==> flow/design.v <==
`timescale 1ns / 1ps
`timescale 1ns / 1ps
module key_control(
input wire clk,
input wire reset_n,
input wire key_in0, 
input wire key_in1, 
input wire key_in2, 
input wire key_in3, 
input wire key_in4, 
output wire  [5:0]   wave_sel,
output wire  [3:0]   mode_sel,    
output wire  [8:0]   F, 
output wire  [10:0]  T, 
output wire  [6:0]   Z, 
output wire  [23:0]  disp_data
);
wire key_wave,key_mode,key_F,key_T,key_Z;
key_fliter  #(
     .CNT_MAX(20'd999_999)
)key_fliter_inst0
(
.sys_clk                    (clk),
.sys_rst_n                  (reset_n),
.key_in                     (key_in0),
.key_flag                    (key_wave)
);
key_fliter  #(
     .CNT_MAX(20'd999_999)
)key_fliter_inst1
(
.sys_clk                    (clk),
.sys_rst_n                  (reset_n),
.key_in                     (key_in1),
.key_flag                    (key_mode)
);
key_fliter  #(
     .CNT_MAX(20'd999_999)
)key_fliter_inst2
(
.sys_clk                    (clk),
.sys_rst_n                  (reset_n),
.key_in                     (key_in2),
.key_flag                    (key_F)
);
key_fliter  #(
     .CNT_MAX(20'd999_999)
)key_fliter_inst3
(
.sys_clk                    (clk),
.sys_rst_n                  (reset_n),
.key_in                     (key_in3),
.key_flag                    (key_T)
);
key_fliter  #(
     .CNT_MAX(20'd999_999)
)key_fliter_inst4
(
.sys_clk                    (clk),
.sys_rst_n                  (reset_n),
.key_in                     (key_in4),
.key_flag                    (key_Z)
);
para_con para_con_inst(
.clk                (clk),  
.reset_n            (reset_n),  
.key_wave            (key_wave), 
.key_mode            (key_mode), 
.key_F               (key_F), 
.key_T               (key_T), 
.key_Z                (key_Z),  
.wave_sel                   (wave_sel),
.mode_sel                   (mode_sel),
.F                          (F), 
.T                          (T), 
.Z                          (Z), 
    );
endmodule
module key_fliter #(
    parameter CNT_MAX = 20'd999_999
)
(
    input  wire                         sys_clk                    ,
    input  wire                         sys_rst_n                  ,
    input  wire                         key_in                     ,
    output reg                         key_flag                    
);
reg [19:0]  cnt_20ms;
always @(posedge sys_clk or negedge sys_rst_n) begin
    if(!sys_rst_n)
        cnt_20ms <= 20'd0;
    else if(key_in == 1'b1)
        cnt_20ms <= 20'd0;
    else if(cnt_20ms == CNT_MAX)
        cnt_20ms <= CNT_MAX;
    else 
        cnt_20ms <= cnt_20ms + 1'b1;
end    
always @(posedge sys_clk or negedge sys_rst_n) begin
    if(!sys_rst_n)
        key_flag <= 1'b0;
    else if(cnt_20ms == (CNT_MAX - 20'd1))
        key_flag <= 1'b1;
    else
        key_flag <= 1'b0;
end
endmodule
`timescale 1ns / 1ps
module para_con(
    input wire clk,  
    input wire reset_n,  
    input wire key_wave, 
    input wire key_mode, 
    input wire key_F, 
    input wire key_T, 
    input wire key_Z, 
    output reg  [5:0]   wave_sel,
    output reg  [3:0]   mode_sel,    
    output reg  [8:0]   F, 
    output reg  [10:0]  T, 
    output reg  [6:0]   Z, 
    output reg  [23:0]  disp_data       
    );
always@(posedge clk or negedge reset_n)
    if(!reset_n)
        wave_sel <= 6'b000_001;
    else if(key_wave)
        wave_sel <= wave_sel << 1;
    else if(wave_sel == 6'b000_000)
        wave_sel <= 6'b000_001;
    else
        wave_sel <= wave_sel;
always@(posedge clk or negedge reset_n)
    if(!reset_n)
        mode_sel <= 4'b0001;
    else if(key_mode)
        mode_sel <= mode_sel << 1;
    else if(mode_sel == 4'b0)
        mode_sel <= 4'b0001;
    else 
         mode_sel <= mode_sel;
always@(posedge clk or negedge reset_n)
    if(!reset_n)
        F <= 9'd10;
    else if(key_F)
        F <= F + 9'd10;
    else if(F == 9'd300)
        F <= 9'd10;
    else
        F <= F ;
always@(posedge clk or negedge reset_n)
    if(!reset_n)
        T <= 11'd10;
    else if(key_T)
        T <= F + 11'd10;
    else if(T == 11'd800)
        T <= 11'd10;
    else
        T <= T ;
always@(posedge clk or negedge reset_n)
    if(!reset_n)
        Z <= 7'd2;
    else if(key_Z)
        Z <= Z + 1'd1;
    else if(Z == 7'd20)
        Z <= 7'd2;
    else
        Z <= Z ;    
reg [2:0] flag; 
always@(posedge clk or negedge reset_n)
    if(!reset_n)
        flag <= 3'd0;
    else if(key_wave)
        flag <= 3'd0;
    else if(key_mode)
        flag <= 3'd1;
    else if(key_F)
        flag <= 3'd2;
    else if(key_T)
        flag <= 3'd3;
    else if(key_Z)
        flag <= 3'd4;
    else
        flag <= flag;
reg [2:0] cnt_wave;
always@(posedge clk or negedge reset_n)
    if(!reset_n)
        cnt_wave <= 3'd0;
    else 
        case (wave_sel)
            6'b000_001:cnt_wave <= 3'd1;
            6'b000_010:cnt_wave <= 3'd2;
            6'b000_100:cnt_wave <= 3'd3;
            6'b001_000:cnt_wave <= 3'd4;
            6'b010_000:cnt_wave <= 3'd5;
            6'b100_000:cnt_wave <= 3'd6;
            default: cnt_wave <= 3'b1;
        endcase
reg [2:0] cnt_mode;
always@(posedge clk or negedge reset_n)
    if(!reset_n)
        cnt_mode <= 3'd0;
    else 
        case (wave_sel)
            4'b0_001:cnt_mode <= 3'd1;
            4'b0_010:cnt_mode <= 3'd2;
            4'b0_100:cnt_mode <= 3'd3;
            4'b1_000:cnt_mode <= 3'd4;
            default: cnt_mode <= 3'b0;
        endcase
always@(posedge clk or negedge reset_n)
    if(!reset_n)
        disp_data <= 24'd0;
    else
        case (flag)
            3'd0: disp_data <= cnt_wave;
            3'd1: disp_data <= cnt_mode;
            3'd2: disp_data <= F;
            3'd3: disp_data <= T;
            3'd4: disp_data <= Z;
            default: disp_data <= 24'b0;
        endcase
endmodule
# Step by step through the tools: key_control
# Tool output for the design above, in the order of the flow.
# Lines are those of the file above, counted from 1.
# The mark - stands for no value.
# design
top,key_control
clock,clk
library,sky130hd
corner,tt_025C_1v80

# After elaboration
# Source: Yosys, flattened and elaborated, memories not mapped. Widths are those after wreduce. Registers that Yosys merges into a memory's read port (data or address) are not register bits. Print and check cells do not count.
# classes
addsub,8
eq_ne,13
mux,25
reduce_logical,7
# ops
op,count
== test 20 bit (second input constant),10
two-way mux 20 bit,10
adder 20 x 1 -> 20 bit (second input constant),5
two-way mux 11 bit,2
two-way mux 9 bit,2
two-way mux 7 bit,2
two-way mux 6 bit,2
== test 11 x 10 -> 1 bit (second input constant),1
nonzero test 2 bit,5
adder 9 x 4 -> 10 bit (second input constant),1
adder 9 x 4 -> 9 bit (second input constant),1
== test 9 bit (second input constant),1
two-way mux 4 bit,2
adder 7 x 1 -> 7 bit (second input constant),1
== test 7 x 5 -> 1 bit (second input constant),1
zero test 6 bit,1
two-way mux 1 bit,5
zero test 4 bit,1
# bits
register_bits,142
input_bits,7
output_inout_bits,61
elab_cells,68

# Longest topological paths
# Depth = most cells in a row (Yosys ltp): at word level without a register or memory, in the mapped netlist without a sequential cell, where the memories' decode and read muxes count.
# logic_depth
ltp_word,3
ABC_AREA,1
ltp_mapped,8
ltp_nobuf,8

# Mapped cells and area
# Source: synth_stat.txt of the flow (Yosys; design flattened, memories mapped). It holds for the ABC_AREA given above (unset counts as 0); a run with the other value may have another netlist.
# by_type
cell,count,type_area_um2
sky130_fd_sc_hd__dfrtp_1,132,3.3E+03
sky130_fd_sc_hd__nand2_1,214,803.27
sky130_fd_sc_hd__nor2_1,153,574.301
sky130_fd_sc_hd__inv_1,114,427.91
sky130_fd_sc_hd__nand3_1,84,420.403
sky130_fd_sc_hd__xor2_1,40,350.336
sky130_fd_sc_hd__a21oi_1,66,330.317
sky130_fd_sc_hd__buf_4,27,202.694
sky130_fd_sc_hd__dfstp_2,7,183.926
sky130_fd_sc_hd__xnor2_1,19,166.41
sky130_fd_sc_hd__ha_1,13,162.656
sky130_fd_sc_hd__o21ai_0,32,160.154
sky130_fd_sc_hd__nand4_1,18,112.608
sky130_fd_sc_hd__nor3_1,22,110.106
sky130_fd_sc_hd__nor2_2,9,56.304
sky130_fd_sc_hd__nor2_4,5,56.304
sky130_fd_sc_hd__clkbuf_1,11,41.29
sky130_fd_sc_hd__nand2_2,4,25.024
# Not listed: further types 13, cells in them 18.
# synth_totals
stdcells,988
yosys_area_um2,7624.8
sequential_area_um2,3487.1
flip_flops,139
buf_cells,39

# Path before layout
# Path of least setup slack by OpenSTA after synthesis, without wires, with an ideal clock, recovery checks aside; 20% of the period is set as input and as output delay. Where synthesis merged equal registers, the netlist keeps one of their names.
# synth_timing
path_type,register to register
startpoint,reg para_con_inst.F[2]
endpoint,reg para_con_inst.F[5]
clock_period_ns,2.34
setup_ns,0.136
launch_ns,0.000
arrival_ns,1.235
t_required_ns,2.204
setup_slack_ns,0.969
path_delay_ns,1.371
driving_pins,7
path_buffers,0
synth_period_reached_ns,1.371
# "path_delay_ns" is the arrival time less input delay plus setup time.
# "driving_pins" counts driving pins, that of a launching flip-flop among them; a cell with two outputs on the path counts twice.
# "synth_period_reached_ns" = period - worst setup slack (recovery checks aside). The figure is calculated, with input and output delays left at 20% of the set period.
# Between the ends stands the longest chain of elaborated cells between them, by number of cells; it is not shown to be the way that was timed. Of several equally long chains one is given.
# A line is the first line of the expression or statement that the cell stems from. Yosys adds cells for indexed reads and writes and turns some case tables into memories.
# At most two assigning lines are given for a register; there are more.
# synth_via
cell_sequence,sky130_fd_sc_hd__dfrtp_1 sky130_fd_sc_hd__ha_1 sky130_fd_sc_hd__or2_2 sky130_fd_sc_hd__a21oi_1 sky130_fd_sc_hd__a21oi_1 sky130_fd_sc_hd__nand2_1 sky130_fd_sc_hd__o21ai_0
elab_chain_len,3
cells_between,5
cone_lines,3
cone_classes,add/sub: 1; eq/ne: 1; mux: 2; reduce/logical: 1
# synth_rtl
element,line,rtl
start: declaration,119,"output reg  [8:0]   F,"
start: assignment,144,F <= 9'd10;
start: assignment,146,F <= F + 9'd10;
== test 9 bit,147,else if(F == 9'd300)
two-way mux 9 bit,147,
two-way mux 9 bit,145,else if(key_F)
end: assignment,144,
end: assignment,146,
end: declaration,119,

# Worst path after layout
# Path of least setup slack in the final report of run 1 (OpenROAD, finished layout, wires in). Where an end is a register, its clock arrival counts in the times.
# layout_timing
path_type,register to register
startpoint,reg para_con_inst.F[1]
endpoint,reg para_con_inst.T[5]
clock_period_ns,1.41
setup_ns,0.11
launch_ns,0.42
arrival_ns,1.81
t_required_ns,1.72
setup_slack_ns,-0.08
driving_pins,9
path_buffers,2
# Between the ends stands the longest chain of elaborated cells between them, by number of cells; it is not shown to be the way that was timed. Of several equally long chains one is given.
# At most two assigning lines are given for a register; there are more.
# layout_via
cell_sequence,sky130_fd_sc_hd__dfstp_2 sky130_fd_sc_hd__buf_6 sky130_fd_sc_hd__buf_6 sky130_fd_sc_hd__ha_4 sky130_fd_sc_hd__or2_4 sky130_fd_sc_hd__a21oi_4 sky130_fd_sc_hd__a21oi_2 sky130_fd_sc_hd__nand2_1 sky130_fd_sc_hd__nand2_1
elab_chain_len,2
cells_between,2
cone_lines,2
cone_classes,add/sub: 1; mux: 1
# layout_rtl
element,line,rtl
start: declaration,119,"output reg  [8:0]   F,"
start: assignment,144,F <= 9'd10;
start: assignment,146,F <= F + 9'd10;
adder 9 x 4 -> 10 bit,155,T <= F + 11'd10;
two-way mux 11 bit,154,else if(key_T)
end: assignment,153,T <= 11'd10;
end: assignment,155,
end: declaration,120,"output reg  [10:0]  T,"

# Design key_control on sky130hd. What follows are 2 stored runs of the flow, each under its own settings; their order means nothing. The constraints put input and output delay at 20% of the set period each and load the outputs with 0.01 pF.
# "period_reached_ns" means the clock period less the worst setup slack. The figure is calculated, with input and output delays left at 20% of the set period.
# "worst_path_allowed_less_slack_ns" is the time allowed to the run's worst setup path (the clock period less input and output delay, where it has them) less its slack. Clock arrival times count: a late capture clock shortens it, a late launch clock lengthens it.
# "design_power_uw": no workload was simulated; the value follows from the tool's default switching activity.
# A setting shown as n/a is not set for that run.
# Results: n/a = not shown.
run name,period_ns,CORE_UTILIZATION,SETUP_SLACK_MARGIN,PLACE_DENSITY_LB_ADDON,CORE_ASPECT_RATIO,CORE_MARGIN,ABC_AREA,GPL_TIMING_DRIVEN,GPL_ROUTABILITY_DRIVEN,CAP_MARGIN,MIN_ROUTING_LAYER,SLEW_MARGIN,CELL_PAD_IN_SITES_GLOBAL_PLACEMENT,CTS_CLUSTER_SIZE,MAX_ROUTING_LAYER,design_power_uw,worst_path_allowed_less_slack_ns,timing.worst_path_kind,finalUtil_pct,final_die_area_um2,finalCellArea_um2,synth_area_um2,period_reached_ns,timing.setup.ws_ns
run 1,1.41,51,0.41,0.18,1.1,4,1,1,1,35,met1,20,n/a,n/a,n/a,9477,1.49,register to register,82.8,16972.8,12050.3,7624.8,1.495,-0.085
run 2,1.48,51,n/a,0.17,1.56,2,n/a,n/a,n/a,0,met1,15,3,46,met4,n/a,n/a,n/a,n/a,n/a,n/a,n/a,n/a,n/a
# Run 2: unfinished; error FLW-0024 in placement
