==> flow/design.v <==
`timescale 1ns / 1ps
`timescale 1ns / 1ps
module beep (
    input  wire                         sys_clk                    ,
    input  wire                         sys_rst_n                  ,
    input  wire                         pwm_gen_en                 ,
    input  wire        [  31: 0]        counter_arr                ,
    input  wire        [  31: 0]        counter_ccr                ,
    output reg                          pwm_out                     
);
    reg [31:0] beep_cnt; 
    always @(posedge sys_clk or negedge sys_rst_n) begin
        if(!sys_rst_n)
            beep_cnt <= 32'd0;
        else if(pwm_gen_en)begin
           if(beep_cnt == 32'd1)                 
                beep_cnt <= counter_arr;    
            else
                beep_cnt <= beep_cnt - 1'd1;     
        end
        else
            beep_cnt <= counter_arr;             
        end
    always @(posedge sys_clk or negedge sys_rst_n) begin  
        if(!sys_rst_n)
            pwm_out <= 1'd0;
        else if(beep_cnt <= counter_ccr)
            pwm_out <= 1'd1;
        else
            pwm_out <= 1'd0;
    end
endmodule
`timescale 1ns / 1ps
module pwm_top (
    input  wire                         sys_clk                    ,
    input  wire                         sys_rst_n                  ,
    output wire                         pwm_out                        
);
reg [31:0] counter_arr;      
wire [31:0] counter_ccr;     
reg [24:0] cnt_500ms;        
reg [2:0]  pitch_num;        
parameter CNT500MS_MAX  = 25'd25_000_000;
localparam  D1 = 1700668;   
localparam  D2 = 151515;
localparam  D3 = 142857;
localparam  D4 = 127227;
localparam  D5 = 113379;
localparam  D6 = 101010;
localparam  D7 = 89928;
assign counter_ccr = counter_arr >> 1;
    beep beep_inst(
        .sys_clk                            (sys_clk                   ),
        .sys_rst_n                          (sys_rst_n                 ),
        .pwm_gen_en                         (1'b1                      ),
        .counter_arr                        (counter_arr               ),
        .counter_ccr                        (counter_ccr               ),
        .pwm_out                            (pwm_out                   ) 
    );
    always @(posedge sys_clk or negedge sys_rst_n) begin
        if(!sys_rst_n)
            cnt_500ms <= 25'd0;
        else if(cnt_500ms == CNT500MS_MAX - 1'd1)
            cnt_500ms <= 25'd0;
        else
            cnt_500ms <= cnt_500ms + 1'd1;
        end
    always @(posedge sys_clk or negedge sys_rst_n) begin
        if(!sys_rst_n)
            pitch_num <= 3'd0;
        else if(cnt_500ms == CNT500MS_MAX - 1'd1)
            pitch_num <= pitch_num + 1'd1;
        else
            pitch_num <= pitch_num;
        end
    always @(posedge sys_clk or negedge sys_rst_n) begin
        if(!sys_rst_n)                              
            counter_arr <= 32'd1;                                         
        else begin
            case(pitch_num)
                3'd0:counter_arr <= 32'd1;
                3'd1:counter_arr <= D1;
                3'd2:counter_arr <= D2;
                3'd3:counter_arr <= D3;
                3'd4:counter_arr <= D4;
                3'd5:counter_arr <= D5;
                3'd6:counter_arr <= D6;
                3'd7:counter_arr <= D7;
                default:counter_arr <= 32'd1;
            endcase
        end   
        end                                          
endmodule
Reports on pwm_top. What the tools print for pwm_top, step after step. Line numbers count from 1 in the design file above. Operators carry their Yosys type and port widths (W data, S select, Z words). Library cell names are shortened. Not given: --

Top module: pwm_top. Clock: sys_clk. Standard-cell library: sky130hd. Corner: tt_025C_1v80.

After elaboration. Counts by Yosys on the flattened word-level netlist (proc, flatten, opt, wreduce; memories kept). Register bits leave out memories and registers merged into their read ports (data or address); mux counts leave out enables and synchronous resets folded into registers. Print and check cells are left out. Cells with the same type and inputs are merged into one. Yosys's memory passes give these memory sizes; they may raise the number of words (mostly to a power of two), join words into wider ones and drop unused or constant bits.

The figure for register bits after elaboration is 93. ROM bits: 160. The figure for word width x clocked read ports is 20. The entry for memory cells reads 1. Input port bits: 2.

Memories: (no name shown) (words 8, width 20, read ports 1, write ports 0, line 80) `case(pitch_num)`.

The entry for $add $sub $neg reads 3. The entry for magnitude comparators reads 1. For equal/unequal tests the number is 2. The figure for muxes and demuxes is 3. Under reduce/logical cells stands 1.

Operator list (number): $sub A32 B1 Y32 const B (1); $eq A32 B1 Y1 const B (1); $le A32 B31 Y1 (1); $mux W32 (1); $add A25 B1 Y25 const B (1); $eq A25 B25 Y1 const B (1); $mux W25 (1); $add A3 B1 Y3 const B (1); $logic_not A1 Y1 (1); $mux W1 (1).

Logic depth. Longest topological path by Yosys (ltp), each cell counted once; first at word level (registers and memories cut), then after technology mapping (sequential cells cut; the memories' decode and read muxes count).

The entry for depth after elaboration reads 2. For ABC_AREA the number is 0. The entry for depth in mapped cells reads 8.

Synthesis result. The flow's flattened synthesis, as Yosys stat reports it; memories are mapped. The netlist is that of the ABC_AREA named above (0 if unset); the other value can give another one. The area totals of this step are shown rounded.

Cell types (number): dfrtp_1 (77); ha_1 (28); nor2_1 (50); xnor2_1 (20); xor2_1 (18); nand2_1 (39); inv_1 (27); a21oi_1 (20); nand4_1 (14); o21ai_0 (17); nand3_1 (11); nor4_1 (8); nor3_1 (9); and3_1 (6); nor4_2 (3); o31ai_1 (5); o21ai_1 (7); mux2_2 (3).

Not listed: further types 36, cells in them 69.

The figure for cells in the netlist is 431. Under synthesis area stands 4185 µm². For sequential area the number is 1953 µm². Flip-flops: 78. The figure for buffer cells is 10.

The figures by module come from a second, unflattened synthesis with its own total; it is not the netlist above.

Cells (unflattened synthesis): 487. Area (unflattened synthesis): 4902 µm².

Rows give one instance, submodules left out.

Modules: beep (instances 1, cells 305, area 2866 µm², sequential area 825.8 µm²); pwm_top (instances 1, cells 182, area 2036 µm², sequential area 1127 µm²).

Timing after synthesis. Path of least setup slack by OpenSTA after synthesis, without wires, with an ideal clock, recovery checks aside; 20% of the period is set as input and as output delay. Where synthesis merged equal registers, the netlist keeps one of their names.

Path kind: reg2reg. Start point: register beep_inst.beep_cnt[6]. End point: register beep_inst.beep_cnt[29]. For clock period the number is 3170 ps. Under arrival stands 1955 ps. For data required time the number is 3045 ps. Path slack: 1090 ps. The figure for path delay is 2080 ps. Under stages on the path stands 6. The entry for path buffers reads 0. For synthesis period reached the number is 2080 ps.

"path delay" is the arrival time less input delay plus setup time. "stages on the path" counts driving pins, that of a launching flip-flop among them; a cell with two outputs on the path counts twice. "synthesis period reached" is the clock period less the worst setup slack; recovery checks do not enter. This is arithmetic on one report: input and output delays are still those of the set period (20% each). Between the ends stands the longest chain of elaborated cells between them, by number of cells; it is not shown to be the way that was timed. Of several equally long chains one is given. Each line given opens the expression or statement behind the cell; cells for indexed reads and writes are added by Yosys, which also makes memories of some case tables. At most two assigning lines are given for a register; there are more.

Cells stage by stage: dfrtp_1 -> or4_4 -> nor3_4 -> nand3_2 -> nor3_1 -> mux2_2. The figure for length of the longest elaborated chain is 2. The figure for elaborated cells between the ends (all ways) is 3. For source lines of those cells the number is 2. Classes of those cells: add/sub: 1; eq/ne: 1; mux: 1.

RTL lines, path post-synthesis: start, declared (line 11) `reg [31:0] beep_cnt;`; start, assigned (line 17) `beep_cnt <= counter_arr;`; start, assigned (line 19) `beep_cnt <= beep_cnt - 1'd1;`; $sub A32 B1 Y32 (line 19); $mux W32 (line 16) `if(beep_cnt == 32'd1)`; end, assigned (line 17); end, assigned (line 19); end, declared (line 11).

Timing after layout. Path of least setup slack in the final report of job 1 (OpenROAD, finished layout, wires in). Where an end is a register, its clock arrival counts in the times. The report prints the path's times to 10 ps; the period is as set.

Path kind: reg2reg. Start point: register beep_inst.beep_cnt[6]. End point: register beep_inst.beep_cnt[31]. For clock period the number is 2470 ps. Under arrival stands 2640 ps. For data required time the number is 2720 ps. Path slack: 80 ps. Under stages on the path stands 7. The entry for path buffers reads 1.

Between the ends stands the longest chain of elaborated cells between them, by number of cells; it is not shown to be the way that was timed. Of several equally long chains one is given. At most two assigning lines are given for a register; there are more.

Cells stage by stage: dfrtp_1 -> or4_4 -> nor3_4 -> buf_12 -> nand2_1 -> nor3_1 -> mux2_2. The figure for length of the longest elaborated chain is 2. The figure for elaborated cells between the ends (all ways) is 3. For source lines of those cells the number is 2. Classes of those cells: add/sub: 1; eq/ne: 1; mux: 1.

RTL lines, path after layout: start, declared (line 11) `reg [31:0] beep_cnt;`; start, assigned (line 17) `beep_cnt <= counter_arr;`; start, assigned (line 19) `beep_cnt <= beep_cnt - 1'd1;`; $sub A32 B1 Y32 (line 19); $mux W32 (line 16) `if(beep_cnt == 32'd1)`; end, assigned (line 17); end, assigned (line 19); end, declared (line 11).

Below are 2 stored runs of the flow (Yosys, OpenROAD; platform sky130hd) on pwm_top, each with its settings and what was measured, unordered. Constraints: input delay and output delay 20% of the set period each, output load 0.01 pF. "worst setup path time" means the part of the period allowed to the worst setup path (the constraints hold back 20% at inputs and 20% at outputs) less its slack; where the path has registers, the arrival times of their clocks count too. "power" rests on the timing tool's default activity at the inputs, not on a simulated workload. "worst setup path time" is known to 10 ps. The measured numbers are rounded.

Files of job 1:
==> flow/run.sh <==
#!/bin/bash
# the make line also repeats the synthesis and layout settings of config.mk as NAME=value (left out here)
make -C /OpenROAD-flow-scripts/flow DESIGN_CONFIG=/design/flow/config.mk WORK_HOME=/design/flow/orfs CLKGATE_MAP_FILE= finish
==> flow/config.mk <==
export PLATFORM = sky130hd
export DESIGN_NAME = pwm_top
export DESIGN_NICKNAME = pwm_top
export VERILOG_FILES = /design/flow/design.v
export SDC_FILE = /design/flow/constraint.sdc
export NUM_CORES = 4
export LEC_CHECK = 0
export ABC_AREA = 0
export CAP_MARGIN = 20
export CELL_PAD_IN_SITES_DETAIL_PLACEMENT = 1
export CELL_PAD_IN_SITES_GLOBAL_PLACEMENT = 1
export CORE_ASPECT_RATIO = 1.84
export CORE_MARGIN = 5
export CORE_UTILIZATION = 16
export CTS_CLUSTER_SIZE = 17
export GPL_ROUTABILITY_DRIVEN = 0
export GPL_TIMING_DRIVEN = 0
export PLACE_DENSITY_LB_ADDON = 0.01
export SLEW_MARGIN = 20
export TNS_END_PERCENT = 55
==> flow/constraint.sdc <==
create_clock -name core_clock -period 2.47 [get_ports {sys_clk}]
set_input_delay 0.4940 -clock core_clock [delete_from_list [all_inputs] [get_ports {sys_clk}]]
set_output_delay 0.4940 -clock core_clock [all_outputs]
set_load 0.01 [all_outputs]

Results of job 1. The measured overall die area is 29640 µm². The summed negative setup slack reads 0 ps. The power comes to 2583 uW. The measured setup slack of the worst path is 81 ps. The measured post-synthesis cell area is 4185 µm². The standard-cell area after layout comes to 5041 µm². The worst setup path time reads 2390 ps. Worst setup path type: reg2reg.

Files of job 2:
==> flow/run.sh <==
#!/bin/bash
# the make line also repeats the synthesis and layout settings of config.mk as NAME=value (left out here)
make -C /OpenROAD-flow-scripts/flow DESIGN_CONFIG=/design/flow/config.mk WORK_HOME=/design/flow/orfs CLKGATE_MAP_FILE= finish
==> flow/config.mk <==
export PLATFORM = sky130hd
export DESIGN_NAME = pwm_top
export DESIGN_NICKNAME = pwm_top
export VERILOG_FILES = /design/flow/design.v
export SDC_FILE = /design/flow/constraint.sdc
export NUM_CORES = 4
export LEC_CHECK = 0
export CAP_MARGIN = 20
export CELL_PAD_IN_SITES_GLOBAL_PLACEMENT = 3
export CORE_ASPECT_RATIO = 0.92
export CORE_MARGIN = 2
export CORE_UTILIZATION = 26
export CTS_CLUSTER_DIAMETER = 338
export PLACE_DENSITY_LB_ADDON = 0.21
export SLEW_MARGIN = 0
==> flow/constraint.sdc <==
create_clock -name core_clock -period 2.78 [get_ports {sys_clk}]
set_input_delay 0.5560 -clock core_clock [delete_from_list [all_inputs] [get_ports {sys_clk}]]
set_output_delay 0.5560 -clock core_clock [all_outputs]
set_load 0.01 [all_outputs]

Results of job 2. The measured overall die area is 17130 µm². The summed negative setup slack reads 0 ps. The power comes to 2425 uW. The measured setup slack of the worst path is 444 ps. The measured post-synthesis cell area is 4185 µm². The standard-cell area after layout comes to 4815 µm². The worst setup path time reads 2340 ps. Worst setup path type: reg2reg.
